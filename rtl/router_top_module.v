==> flow/design.v <==
module router_fifo(rstn, clk, soft_reset, read_enb, write_enb, lfd_state, data_in, dout, full, empty);
input rstn, clk, soft_reset, read_enb, write_enb, lfd_state;
input [7:0] data_in;
output reg [7:0] dout;
output empty, full;
reg [8:0] mem[15:0];    
reg [4:0] rd_ptr;  
reg [4:0] wr_ptr;  
reg [6:0] count;
reg temp;
integer i;
assign full = ((wr_ptr[4] != rd_ptr[4]) && (wr_ptr[3:0] == rd_ptr[3:0])) ? 1'b1 : 1'b0;
assign empty = (wr_ptr[4:0] == rd_ptr[4:0]) ? 1'b1 : 1'b0;
always @(posedge clk) begin
  if (!rstn)
    temp <= 1'b0;
  else
    temp <= lfd_state;
end
always @(posedge clk) begin
  if (!rstn)
    count <= 0;
  else if (soft_reset)
    count <= 0;
  else if (read_enb && ~empty)
	  begin
		 if (mem[rd_ptr[3:0]][8] == 1'b1)
			count <= mem[rd_ptr[3:0]][7:2] + 1'b1;
		 else
			count <= count - 1'b1;
	  end
	else count<=count;
end
always @(posedge clk) begin
  if (!rstn) 
	  begin
		 wr_ptr <= 0;
		 rd_ptr <= 0;
	  end 
  else 
		begin
		 if (write_enb && ~full)
			wr_ptr <= wr_ptr + 1'b1;
		 if (read_enb && ~empty)
			rd_ptr <= rd_ptr + 1'b1;
		end
end
always @(posedge clk) begin
  if (!rstn)
    dout <= 8'b0;
  else if (soft_reset)
    dout <= 8'hz;
  else if (read_enb && ~empty)
    dout <= mem[rd_ptr[3:0]][7:0];
  else
    dout <= 8'hz;
end
always @(posedge clk) 
begin
  if (!rstn || soft_reset) 
	  begin
		 for (i = 0; i < 16; i = i + 1)
			mem[i] <= 8'b0;
	  end 
  else if (write_enb && ~full) 
	  begin
			{mem[wr_ptr[3:0]][8],mem[wr_ptr[3:0]][7:0]} <= {temp, data_in};
	  end
end
endmodule 
module router_fsm(data_in,clk,rstn,pkt_valid,parity_done,fifo_full,low_pkt_valid,soft_reset_0,soft_reset_1,soft_reset_2,empty_0,empty_1,empty_2,
					busy,detect_add,ld_state,laf_state,write_enb_reg,rst_int_reg,lfd_state,full_state);
input [1:0]data_in;
reg [1:0]temp;
input clk,rstn,pkt_valid,parity_done,fifo_full,low_pkt_valid;
input soft_reset_0,soft_reset_1,soft_reset_2;
input empty_0,empty_1,empty_2;
output wire detect_add,ld_state,laf_state,write_enb_reg,rst_int_reg,lfd_state,full_state;
output reg busy;
parameter 		decode_address		=3'b000,
				load_first_data		=3'b001,
				wait_till_empty		=3'b010,
				load_data			=3'b011,
				fifo_full_state		=3'b100,
				load_parity			=3'b101,
				check_parity_error	=3'b110,
				load_after_full		=3'b111;
reg [2:0]state,next_state;
always@(posedge clk)
begin
	if(detect_add)  temp<=data_in;
end
always@(posedge clk)
begin
if (!rstn) 
		state<=decode_address;
else if((soft_reset_0 && temp==2'b00) || (soft_reset_1 && temp==2'b01)||(soft_reset_2 && temp==2'b10))
		state<=decode_address;
else state<=next_state;
end
always@(*)
begin
next_state<=decode_address;
case(state)
3'b000:begin
if((pkt_valid && data_in==0 && empty_0)||(pkt_valid && data_in==1 && empty_1)||(pkt_valid && data_in==2 && empty_2))
next_state<=load_first_data;
else if((pkt_valid && data_in==0 && ~empty_0)||(pkt_valid && data_in==1 && ~empty_1)||(pkt_valid && data_in==2 && ~empty_2))
next_state<=wait_till_empty;
else
next_state<=decode_address;
end
3'b001:begin
next_state<=load_data; end
3'b010:begin
if((empty_0 && temp==2'b00)||(empty_1 && temp==2'b01)||(empty_2 && temp==2'b10))
next_state<=load_first_data;
else
next_state<=wait_till_empty; end
3'b011:begin
if (fifo_full)
	next_state<=fifo_full_state;
else if(!fifo_full && !pkt_valid)
	next_state<=load_parity;
else
next_state<=load_data;
end
3'b100:begin
next_state<=(fifo_full)?fifo_full_state:load_after_full;
end
3'b101:begin
next_state<=check_parity_error;end
3'b110:begin
next_state<=(fifo_full)?fifo_full_state:decode_address; end
3'b111:begin
if (!parity_done && !low_pkt_valid)  
next_state<=load_data;
else if(!parity_done && low_pkt_valid)
next_state<=load_parity;
else if(parity_done)
next_state<=decode_address;
end
endcase
end
assign detect_add 	= (state==decode_address);
assign lfd_state 	= (state==load_first_data);
assign ld_state 	= (state==load_data);
assign laf_state 	= (state==load_after_full);
assign write_enb_reg= ((state==load_data)||(state==load_parity)||(state==load_after_full));
assign full_state	=(state==fifo_full_state);
assign rst_int_reg 	= (low_pkt_valid==1'b0)?(state==check_parity_error):1'b0;
always@(state)begin
case(state)
3'b000,3'b011 : busy=1'b0;
default: busy=1'b1;
endcase end
endmodule 
module router_register(clk,rstn,pkt_valid,fifo_full,rst_int_reg,detect_add,ld_state,laf_state,full_state,lfd_state,parity_done,low_pkt_valid,err,dout,data_in);
input clk,rstn,pkt_valid,fifo_full,rst_int_reg,detect_add,ld_state,laf_state,full_state,lfd_state;
input [7:0]data_in;
output reg parity_done,low_pkt_valid,err;
output reg [7:0]dout;
reg [7:0]header_byte,full_state_byte,internal_parity,packet_parity;
always@(posedge clk)
begin
  if (detect_add || ~rstn)												  parity_done<=1'b0;
  else if (ld_state==1 && fifo_full==0 && pkt_valid==0)        parity_done<=1'b1;
  else if(laf_state==1 && low_pkt_valid==1 && parity_done==0) parity_done<=1'b1;
  else parity_done<=parity_done;
end
always@(posedge clk)
begin
	if(rst_int_reg || ~rstn) low_pkt_valid<=0;
	else if (ld_state && ~pkt_valid) low_pkt_valid<=1;
end
always@(posedge clk)
begin
	if (~rstn) 
		begin
			header_byte<=8'b0;full_state_byte<=8'b0;packet_parity<=8'b0;
		end
	else if(detect_add && pkt_valid && data_in[1:0]!=2'b11)      
		header_byte<=data_in;
	else if (~pkt_valid && ld_state) 
		packet_parity<=data_in;												 
	else if (fifo_full && ld_state) 
		full_state_byte<=data_in;												 
	else 
		begin
		header_byte<=header_byte;
		full_state_byte<=full_state_byte;
		packet_parity<=packet_parity;
		end
end
always@(posedge clk)
begin
	if (!rstn || detect_add)
		internal_parity<=8'b0;
	else if(lfd_state)
		internal_parity<=internal_parity^header_byte;
	else if(pkt_valid && ld_state && !full_state)
		internal_parity<=internal_parity^data_in;
	else
		internal_parity<=internal_parity;
end
always@(posedge clk)
begin
	if (!rstn) err<=0;
	else if(parity_done)
		err<=(internal_parity!=packet_parity)?1'b1:1'b0;
	else
		err<=err;
end
always@(posedge clk)
begin
if (!rstn) dout<=0;
	else if (lfd_state)
		dout<=header_byte;
	else if(ld_state && !fifo_full)
		dout<=data_in;
	else if(laf_state)
		dout<=full_state_byte;
	else
		dout<=dout; end
endmodule 
module router_syn(clk,rstn,data_in,write_enb_reg,detect_add,vld_out_0,vld_out_1,vld_out_2,read_enb_0,read_enb_1,read_enb_2,write_enb,fifo_full,empty_0,empty_1,empty_2,soft_reset_0,soft_reset_1,soft_reset_2,full_0,full_1,full_2);
input clk,rstn,empty_0,empty_1,empty_2,full_0,full_1,full_2,detect_add,write_enb_reg,read_enb_0,read_enb_1,read_enb_2;
input [1:0]data_in;
output reg soft_reset_0,soft_reset_1,soft_reset_2,fifo_full;
output reg [2:0] write_enb;
output vld_out_0,vld_out_1,vld_out_2;
reg [1:0]temp;
reg [4:0]count;   
assign vld_out_0 = ~empty_0;
assign vld_out_1 = ~empty_1;
assign vld_out_2 = ~empty_2;
always@(posedge clk)
	begin
		if(!rstn)
			temp<=0;
		else if(detect_add)
			temp<=data_in;
		else
			temp<=temp;
	end
always@(*)
	begin
		case(temp)
			2'b00 : fifo_full = full_0;
			2'b01 : fifo_full = full_1;
			2'b10 : fifo_full = full_2;
			default : fifo_full = 1'b0;
		endcase
	end
always@(*)
	begin
		if(write_enb_reg)
			begin
				case(temp)
					2'b00 : write_enb = 3'b001;
					2'b01 : write_enb = 3'b010;
					2'b10 : write_enb = 3'b100;
					default : write_enb = 3'b000;
				endcase
			end
		else
			write_enb = 3'b0;
	end
always@(posedge clk)
	begin
		if(!rstn)
			count<=5'b0;
		else if(vld_out_0)
			begin
				if(!read_enb_0)
					begin
						if(count==5'd29)
							begin
								soft_reset_0<=1'b1;
								count<=5'b0;
							end
						else
							begin
								soft_reset_0<=1'b0;
								count<=count+5'b1;
							end
					end
				else
					count<=5'b0;
			end
		else if(vld_out_1)
			begin
				if(!read_enb_1)
					begin
						if(count==5'd29)
							begin
								soft_reset_1<=1'b1;
								count<=5'b0;
							end
						else
								begin
								soft_reset_1<=1'b0;
								count<=count+5'b1;
							end
					end
				else
					count<=5'b0;
			end
		else if(vld_out_2)
			begin
				if(!read_enb_2)
					begin
						if(count==5'd29)
							begin
								soft_reset_2<=1'b1;
								count<=5'b0;
						end
						else
							begin
								soft_reset_2<=1'b0;
								count<=count+5'b1;
							end
					end
					else
					count<=5'b0;
			end
		else
				count<=5'b0;
	end
endmodule 
module top_module_router(clk,rstn,pkt_valid,read_enb_0,read_enb_1,read_enb_2,
					  	data_in,dout_0,dout_1,dout_2,
						vld_out_0,vld_out_1,vld_out_2,err,busy);
input clk,rstn,pkt_valid;
input read_enb_0,read_enb_1,read_enb_2;
input [7:0]data_in;
output [7:0]dout_0,dout_1,dout_2;
output vld_out_0,vld_out_1,vld_out_2,err,busy;
wire[2:0]write_enb;
wire[7:0]dout;
router_fsm FSM(data_in[1:0],clk,rstn,pkt_valid,parity_done,fifo_full,low_pkt_valid,soft_reset_0,soft_reset_1,soft_reset_2,empty_0,empty_1,empty_2,busy,detect_add,ld_state,laf_state,write_enb_reg,rst_int_reg,lfd_state,full_state);
router_register REGISTER(clk,rstn,pkt_valid,fifo_full,rst_int_reg,detect_add,ld_state,laf_state,full_state,lfd_state,parity_done,low_pkt_valid,err,dout,data_in);
router_syn SYNCHRONIZER(clk,rstn,data_in[1:0],write_enb_reg,detect_add,vld_out_0,vld_out_1,vld_out_2,read_enb_0,read_enb_1,read_enb_2,write_enb,fifo_full,empty_0,empty_1,empty_2,soft_reset_0,soft_reset_1,soft_reset_2,full_0,full_1,full_2);
router_fifo FIFO_0(rstn, clk, soft_reset_0, read_enb_0, write_enb[0], lfd_state, dout, dout_0, full_0, empty_0);
router_fifo FIFO_1(rstn, clk, soft_reset_1, read_enb_1, write_enb[1], lfd_state, dout, dout_1, full_1, empty_1);
router_fifo FIFO_2(rstn, clk, soft_reset_2, read_enb_2, write_enb[2], lfd_state, dout, dout_2, full_2, empty_2);
endmodule
From RTL to reports: top_module_router. What the tools print for top_module_router, step after step. Line numbers count from 1 in the design file above. Cell names lack the library's common part. A cell with -- has no value.

Top: top_module_router. Clock input: clk. Standard-cell library: sky130hd. Timing corner: tt_025C_1v80.

Word level. Yosys after proc, flatten, opt, wreduce and memory -nomap, before mapping. Print and check cells are not counted. Equal cells are merged and count once. Yosys's memory passes give these memory sizes; they may raise the number of words (mostly to a power of two), join words into wider ones and drop unused or constant bits.

The entry for input bits reads 14. Output and inout port bits: 29. Under memories stands 3. Bits in writable memories: 432. Under bits in registers stands 113. The figure for elaborated cells is 221.

Memory list: FIFO_0.mem (depth 16, bits a word 9, line 6) `reg [8:0] mem[15:0];`; FIFO_1.mem (depth 16, bits a word 9, line 6); FIFO_2.mem (depth 16, bits a word 9, line 6).

For equal/unequal tests the number is 25. The entry for bitwise operators reads 17. The entry for add/subtract/negate cells reads 7. The figure for mux-type cells is 70. For reduce/logical cells the number is 74.

Operators with widths (number): 9-bit 2-to-1 mux (12); 8-bit 2-to-1 mux (11); 1-bit logical AND (38); 5-bit by 1-bit adder with 5-bit output with constant B (7); 5-bit 2-to-1 mux (7); 3-bit case mux with 8-bit select (1); 4-bit 2-to-1 mux (6); 1-bit 2-to-1 mux (21); 3-bit 2-to-1 mux (7); 1-bit logical OR (16); 8-bit bitwise XOR (2); 1-bit inverter (15); 5-bit == test (3); 3-bit == test with constant B (4); 4-bit == test (3); 3-bit case mux with 3-bit select (1); 8-bit != test (1); 1-bit zero test (6); 2-bit by 1-bit == test with 1-bit output with constant B (3); 2-bit == test with constant B (3); 2-bit zero test (3); 3-bit by 2-bit == test with 1-bit output with constant B (2); 3-bit AND reduction (2); 2-bit 2-to-1 mux (3); 5-bit == test with constant B (1); 5-bit AND reduction (1); 2-bit nonzero test (2); 2-bit OR reduction (2).

Not listed: further kinds 8, cells in them 10.

Depth. Yosys ltp: most cells in a row. Word level: on the elaborated netlist, between registers, memories and ports. Mapped: between sequential cells and ports; inverters and the memories' decode and read muxes count.

The figure for depth in word-level cells is 9. For ABC_AREA the number is 0. The figure for depth in mapped cells is 8. Under mapped depth without buffers stands 6.

Mapped cells and area. Yosys stat after the flow's synthesis: flattened, memories mapped to cells. It holds for the ABC_AREA given above (unset counts as 0); a run with the other value may have another netlist. Totals and module areas in this step are rounded.

Cell types: edfxtp_1 (number 389, total area 1.17E+04 um^2); mux4_2 (number 120, total area 2.7E+03 um^2); dfxtp_1 (number 124, total area 2.48E+03 um^2); and3_1 (number 130, total area 813.28 um^2); nor3_1 (number 105, total area 525.504 um^2); clkbuf_1 (number 133, total area 499.229 um^2); nor2_1 (number 131, total area 491.722 um^2); and2_1 (number 69, total area 431.664 um^2); mux2i_1 (number 31, total area 310.298 um^2); xnor2_1 (number 32, total area 280.269 um^2); nand2_1 (number 68, total area 255.245 um^2); nor4_1 (number 37, total area 231.472 um^2); ha_1 (number 17, total area 212.704 um^2); xor2_1 (number 20, total area 175.168 um^2); a21bo_2 (number 16, total area 160.154 um^2); nor2b_1 (number 20, total area 125.12 um^2); a21boi_0 (number 14, total area 105.101 um^2); nand3_1 (number 21, total area 105.101 um^2).

Other cell types: 44; their cells: 207.

For buffers the number is 166. For sequential part of the area the number is 14200 um^2. Flip-flop cells: 513. For mapped cells the number is 1684. The figure for cell area after synthesis is 23100 um^2.

By module: a second synthesis without flattening, with its own total; a netlist apart from the flattened one above.

Cells (unflattened synthesis): 1787. The entry for area (unflattened synthesis) reads 23200 um^2.

Rows give one instance, submodules left out.

By module: router_fifo (sequential area 4280 um^2, instances 3, cells 492, area 6760 um^2); router_register (sequential area 861 um^2, instances 1, cells 217, area 1920 um^2); router_syn (sequential area 230 um^2, instances 1, cells 45, area 495 um^2); router_fsm (sequential area 220 um^2, instances 1, cells 49, area 475 um^2); top_module_router (sequential area 0.0 um^2, instances 1, cells 0, area 0.0 um^2).

Worst setup path after synthesis. Source: OpenSTA report_checks on the synthesized netlist (no wires, ideal clock, input and output delay 20% of the period each), path of least setup slack; recovery checks are left aside. Register names are those of the netlist, which keeps one name where synthesis merged equal registers.

Path type: register to register. From: reg FIFO_1.wr_ptr[2]. To: mem FIFO_1.mem[1][0]. Under arrival stands 1.964 ns. The entry for clock period reads 2.46 ns. The entry for driving pins on the path reads 8. The figure for setup time is 0.387 ns. The figure for path delay is 2.351 ns. The figure for setup slack is 0.109 ns. The entry for data required time reads 2.073 ns. The figure for buffers on the path is 2. Under launch time at the first pin stands 0.000 ns. Under synthesis period reached stands 2.351 ns.

"path delay" is the arrival time less input delay plus setup time. "driving pins on the path" counts driving pins, that of a launching flip-flop among them; a cell with two outputs on the path counts twice. "synthesis period reached" is the clock period less the worst setup slack; recovery checks do not enter. This is arithmetic on one report: input and output delays are still those of the set period (20% each).

Path through: dfxtp_1 -> xnor2_1 -> nand4_1 -> buf_2 -> o21a_1 -> buf_2 -> nand3_1 -> o31ai_1.

Ends and longest elaborated chain, after synthesis: start: declaration (line 8) `reg [4:0] wr_ptr;`; start: assignment (line 37) `wr_ptr <= 0;`; start: assignment (line 43) `wr_ptr <= wr_ptr + 1'b1;`; end: declaration (line 6) `reg [8:0] mem[15:0];`.

No chain of elaborated cells between the ends is given.

Worst path after layout. Path of least setup slack in the final report of job 1 (OpenROAD, finished layout, wires in). Where an end is a register, its clock arrival counts in the times.

Path type: input to register. From: in rstn. To: mem FIFO_1.mem[15][7]. The entry for driving pins on the path reads 5. The entry for clock period reads 2.49 ns. Under arrival stands 2.72 ns. Under launch time at the first pin stands 0.50 ns. The figure for setup slack is -0.01 ns. For external input delay the number is 0.50 ns. The figure for setup time is 0.33 ns. The figure for buffers on the path is 3. The entry for data required time reads 2.71 ns.

Path through: clkdlybuf4s50_1 -> nor2b_1 -> buf_2 -> buf_2 -> o21ai_1.

Ends and longest elaborated chain, after layout: start: declaration (line 334) `input clk,rstn,pkt_valid;`; end: declaration (line 6) `reg [8:0] mem[15:0];`.

No chain of elaborated cells between the ends is given.

FLOW RESULTS
============

2 stored runs of top_module_router in the flow (synthesis by Yosys, layout by OpenROAD, sky130hd cells), in arbitrary order. Constraints: input delay and output delay 20% of the set period each, output load 0.01 pF. "achieved clock period": clock period set for the run, less the worst setup slack. It is reckoned from that one timing run; input and output delays stay at 20% of the period that was set. "time used up by the worst setup path" = time allowed to the worst setup path (clock period - input delay - output delay, where it has them) - its slack; a late launch clock adds to it, a late capture clock takes from it. "total power after layout": no workload was simulated; the value follows from the tool's default switching activity. Measured values are rounded.

Files of job 1:
==> flow/run.sh <==
#!/bin/bash
# the make line also repeats the synthesis and layout settings of config.mk as NAME=value (left out here)
make -C /OpenROAD-flow-scripts/flow DESIGN_CONFIG=/design/flow/config.mk WORK_HOME=/design/flow/orfs CLKGATE_MAP_FILE= finish
==> flow/config.mk <==
export PLATFORM = sky130hd
export DESIGN_NAME = top_module_router
export DESIGN_NICKNAME = top_module_router
export VERILOG_FILES = /design/flow/design.v
export SDC_FILE = /design/flow/constraint.sdc
export NUM_CORES = 4
export LEC_CHECK = 0
export CAP_MARGIN = 20
export CORE_ASPECT_RATIO = 1.02
export CORE_MARGIN = 2
export CORE_UTILIZATION = 58
export CTS_CLUSTER_DIAMETER = 341
export CTS_CLUSTER_SIZE = 48
export GPL_TIMING_DRIVEN = 0
export SETUP_SLACK_MARGIN = -0.04
export SLEW_MARGIN = 20
==> flow/constraint.sdc <==
create_clock -name core_clock -period 2.49 [get_ports {clk}]
set_input_delay 0.4980 -clock core_clock [delete_from_list [all_inputs] [get_ports {clk}]]
set_output_delay 0.4980 -clock core_clock [all_outputs]
set_load 0.01 [all_outputs]

Results of job 1. The setup total negative slack comes to -0.039 ns. The overall die area is 41400 um^2. The measured smallest setup slack is -0.007 ns. The measured achieved clock period is 2.497 ns. The chip area in the Yosys report stands at 23100 um^2. The measured standard-cell area after layout is 25400 um^2. For the time used up by the worst setup path the run shows 2.00 ns. Worst setup path type: input to register. The total power after layout comes to 13600 uW.

Files of job 2:
==> flow/run.sh <==
#!/bin/bash
# the make line also repeats the synthesis and layout settings of config.mk as NAME=value (left out here)
make -C /OpenROAD-flow-scripts/flow DESIGN_CONFIG=/design/flow/config.mk WORK_HOME=/design/flow/orfs CLKGATE_MAP_FILE= finish
==> flow/config.mk <==
export PLATFORM = sky130hd
export DESIGN_NAME = top_module_router
export DESIGN_NICKNAME = top_module_router
export VERILOG_FILES = /design/flow/design.v
export SDC_FILE = /design/flow/constraint.sdc
export NUM_CORES = 4
export LEC_CHECK = 0
export CAP_MARGIN = 5
export CELL_PAD_IN_SITES_DETAIL_PLACEMENT = 1
export CORE_MARGIN = 2
export CORE_UTILIZATION = 52
export MAX_ROUTING_LAYER = met4
export PLACE_DENSITY = 0.76
export SLEW_MARGIN = 5
==> flow/constraint.sdc <==
create_clock -name core_clock -period 2.17 [get_ports {clk}]
set_input_delay 0.4340 -clock core_clock [delete_from_list [all_inputs] [get_ports {clk}]]
set_output_delay 0.4340 -clock core_clock [all_outputs]
set_load 0.01 [all_outputs]

Results of job 2. The setup total negative slack comes to -14.1 ns. The overall die area is 46100 um^2. The measured smallest setup slack is -0.267 ns. The measured achieved clock period is 2.437 ns. The chip area in the Yosys report stands at 23100 um^2. The measured standard-cell area after layout is 27800 um^2. For the time used up by the worst setup path the run shows 2.44 ns. Worst setup path type: register to register. The total power after layout comes to 21200 uW.
